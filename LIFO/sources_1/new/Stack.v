==> flow/design.v <==
`timescale 1ns / 1ps
module Stack #(parameter WL = 4, DEPTH = 4)
              (input CLK, RST,
               input rReq, wReq,
               input [WL-1:0] din, 
               output reg [WL-1:0] dout,
               output FULL, EMPTY, 
               output reg ERROR);
reg [WL-1:0] Buffer [0:DEPTH-1];    
reg [$clog2(DEPTH+1)-1:0] sp;  
initial sp = 4'b0;
integer i;
    assign FULL  = (sp == DEPTH);
    assign EMPTY = (sp == 0);
    always @ (posedge CLK) begin
        if (!RST) begin
            if (rReq) begin  
                if (!EMPTY) begin
                    dout <= Buffer[sp];
                    ERROR <= 1'b0;
                end
                else if (EMPTY) begin
                    ERROR <= 1'b1;
                end
                sp <= sp - 1;
            end
            if (wReq) begin  
                if (!FULL) begin
                    Buffer[sp] <= din;
                    ERROR <= 1'b0;
                end
                else if (FULL) begin
                    ERROR <= 1'b1;
                end
                sp <= sp + 1;
            end
        end
    end
endmodule
* Reports on Stack *
Tool output for the design above, in the order of the flow.
Line numbers count from 1 in the design file above.
Operators: Yosys type, input widths -> output width; for muxes data width and select width s.
Cell names lack the library's common part.
A cell with - has no value.

set-up
  top = Stack
  clock port = CLK
  cell library = sky130hd
  library corner = tt_025C_1v80

* Word-level counts *
Source: Yosys, flattened and elaborated, memories not mapped. Widths are those after wreduce. Registers that Yosys merges into a memory's read port (data or address) are not register bits. Print and check cells do not count. Equal cells are merged and count once.
Memory sizes are those after Yosys's memory passes, which may raise the word count (mostly to a power of two), join words into wider ones and drop unused or constant bits.

word-level totals
  elaborated cells = 27
  output and inout bits = 7
  input port bits = 8
  register bits = 4
  memory cells = 1
  memory bits (writable) = 16
  word width x clocked read ports = 4

cells by class
  eq/ne operators = 1
  reductions and logical operators = 4
  multiplexer cells = 15
  bitwise gates (word level) = 2
  add/subtract/negate cells = 2

memory list
  memory  depth  width  read ports  wr ports  line  source
  Buffer  4      4      1           1         9     reg [WL-1:0] Buffer [0:DEPTH-1];

operators by type and width
  operator             number
  $mux 4               3
  $mux 1               7
  $mux 3               2
  $mux 2               3
  $add 3x1->3 const B  1
  $sub 3x1->3 const B  1
  $eq 3x3->1 const B   1
  $logic_not 3->1      1
  $reduce_and 3->1     1
  $not 1->1            2
  $reduce_and 2->1     1
  $reduce_bool 2->1    1

* Depth *
Longest topological path by Yosys (ltp), each cell counted once; first at word level (registers and memories cut), then after technology mapping (sequential cells cut; the memories' decode and read muxes count).

depth
  depth in word-level cells = 4
  ABC_AREA = 0
  depth in mapped cells = 3
  mapped depth without buffers = 3

* Synthesis result *
Source: synth_stat.txt of the flow (Yosys; design flattened, memories mapped). It holds for the ABC_AREA given above (unset counts as 0); a run with the other value may have another netlist.

cell types
  type      number  total area (um^2)
  edfxtp_1  24      720.691
  mux4_2    4       90.086
  fa_1      1       20.019
  nor3b_1   2       15.014
  nor4b_2   1       15.014
  nor3b_2   1       12.512
  buf_6     1       11.261
  nor3_2    1       10.01
  nor4b_1   1       8.758
  xnor2_1   1       8.758
  xor2_1    1       8.758
  nor2_1    2       7.507
  nor4_1    1       6.256
  buf_2     1       5.005
  nor3_1    1       5.005
  inv_1     1       3.754
  inv_2     1       3.754

mapped netlist
  buffers = 2
  sequential area = 720.7 um^2
  standard cells after synthesis = 45
  cell area after synthesis = 952.2 um^2
  mapped flip-flops = 24

* Worst setup path after synthesis *
Path of least setup slack by OpenSTA after synthesis, without wires, with an ideal clock, recovery checks aside; 20% of the period is set as input and as output delay. Where synthesis merged equal registers, the netlist keeps one of their names.

timing path post-synthesis
  kind = input port to flip-flop
  start point = input wReq
  end point = memory Buffer[2][0]
  data required time = 2.681 ns
  clock period = 3.06 ns
  path delay = 1.026 ns
  data arrival time = 1.259 ns
  launch time at the first pin = 0.612 ns
  library setup time = 0.379 ns
  driving pins on the path = 2
  buffers on the path = 0
  slack = 1.422 ns
  input delay = 0.612 ns
  synthesis period reached = 1.638 ns

"path delay" = arrival - input delay + setup time.
"driving pins on the path": output pins that drive a net of the path, with the launching flip-flop's if there is one; two outputs of one cell count as two.
"synthesis period reached" is the clock period less the worst setup slack; recovery checks do not enter. This is arithmetic on one report: input and output delays are still those of the set period (20% each).
The rows between start and end are the longest chain of elaborated cells between them; the timing report does not say that the signal goes this way. Where chains are equally long, one stands for them.
Each line given opens the expression or statement behind the cell; cells for indexed reads and writes are added by Yosys, which also makes memories of some case tables.
The path ends at the enable pin of a flip-flop; only ways to that pin are counted.

between the ends, post-synthesis
  path through = inv_1 -> nor4b_1
  length of the longest elaborated chain = 2
  elaborated cells on any way between the ends = 4
  source lines of those cells = 2
  classes of those cells = mux: 4

ends and longest elaborated chain, post-synthesis
  element      line  source
  from (decl)  4     input rReq, wReq,
  $mux 2       27    if (wReq) begin
  $mux 2       16    if (!RST) begin
  to (decl)    9     reg [WL-1:0] Buffer [0:DEPTH-1];

* Timing after layout *
Path of least setup slack in the final report of entry A (OpenROAD, finished layout, wires in). Where an end is a register, its clock arrival counts in the times.

timing path after layout
  kind = flip-flop to output port
  start point = register sp[2]
  end point = output EMPTY
  buffers on the path = 2
  driving pins on the path = 4
  slack = -0.18 ns
  clock period = 1.34 ns
  data required time = 1.07 ns
  data arrival time = 1.25 ns
  launch time at the first pin = 0.30 ns
  external output delay = 0.27 ns

The rows between start and end are the longest chain of elaborated cells between them; the timing report does not say that the signal goes this way. Where chains are equally long, one stands for them.

between the ends, after layout
  path through = edfxtp_1 -> buf_6 -> nor3_4 -> buf_2
  length of the longest elaborated chain = 1
  elaborated cells on any way between the ends = 1
  source lines of those cells = 1
  classes of those cells = reduce/logical: 1

ends and longest elaborated chain, after layout
  element          line  source
  from (decl)      10    reg [$clog2(DEPTH+1)-1:0] sp;
  from (assign)    25    sp <= sp - 1;
  from (assign)    35    sp <= sp + 1;
  $logic_not 3->1  14    assign EMPTY = (sp == 0);
  to (decl)        7     output FULL, EMPTY,

Ticket comment

Module Stack, platform sky130hd: 2 stored runs of the flow (Yosys, OpenROAD) with differing settings, in no particular order. Input and output delays are each 20% of the period that was set; the output load is 0.01 pF.
"achieved clock period (ns)" is the run's clock period less its worst setup slack. It is reckoned from that one timing run; input and output delays stay at 20% of the period that was set.
"worst setup path time (ns)" means the part of the period allowed to the worst setup path (the constraints hold back 20% at inputs and 20% at outputs) less its slack; where the path has registers, the arrival times of their clocks count too.
"finish__power__total" rests on the timing tool's default activity at the inputs, not on a simulated workload.

settings of entry A
{
  "period_ns": 1.34,
  "CORE_UTILIZATION": 54,
  "SETUP_SLACK_MARGIN": 0.35,
  "CELL_PAD_IN_SITES_GLOBAL_PLACEMENT": 0,
  "ABC_AREA": 0,
  "GPL_TIMING_DRIVEN": 1,
  "GPL_ROUTABILITY_DRIVEN": 1,
  "CAP_MARGIN": 25,
  "MAX_ROUTING_LAYER": "met5",
  "CORE_MARGIN": 2,
  "SLEW_MARGIN": 20
}
report of entry A
yosys chip area after synthesis (um^2): 952.2
finish__design__die__area: 2115.1
finish__design__instance__area__stdcell: 1407.6
finish__design__instance__utilization: 0.8333
finish__timing__setup__ws: -0.183
finish__timing__setup__tns: -2.836
finish__power__total: 1.475e-03
achieved clock period (ns): 1.523
worst setup path time (ns): 1.25
worst setup path kind: flip-flop to output port

settings of entry B
{
  "period_ns": 1.6,
  "CORE_UTILIZATION": 36,
  "SETUP_SLACK_MARGIN": 0.06,
  "PLACE_DENSITY_LB_ADDON": 0.07,
  "GPL_TIMING_DRIVEN": 1,
  "CTS_CLUSTER_SIZE": 77,
  "CTS_CLUSTER_DIAMETER": 308,
  "CAP_MARGIN": 20,
  "CORE_MARGIN": 2,
  "SLEW_MARGIN": 20
}
report of entry B
yosys chip area after synthesis (um^2): 952.2
finish__design__die__area: 3072.5
finish__design__instance__area__stdcell: 1351.3
finish__design__instance__utilization: 0.5405
finish__timing__setup__ws: 0.025
finish__timing__setup__tns: 0.000
finish__power__total: 1.343e-03
achieved clock period (ns): 1.575
worst setup path time (ns): 1.25
worst setup path kind: flip-flop to output port
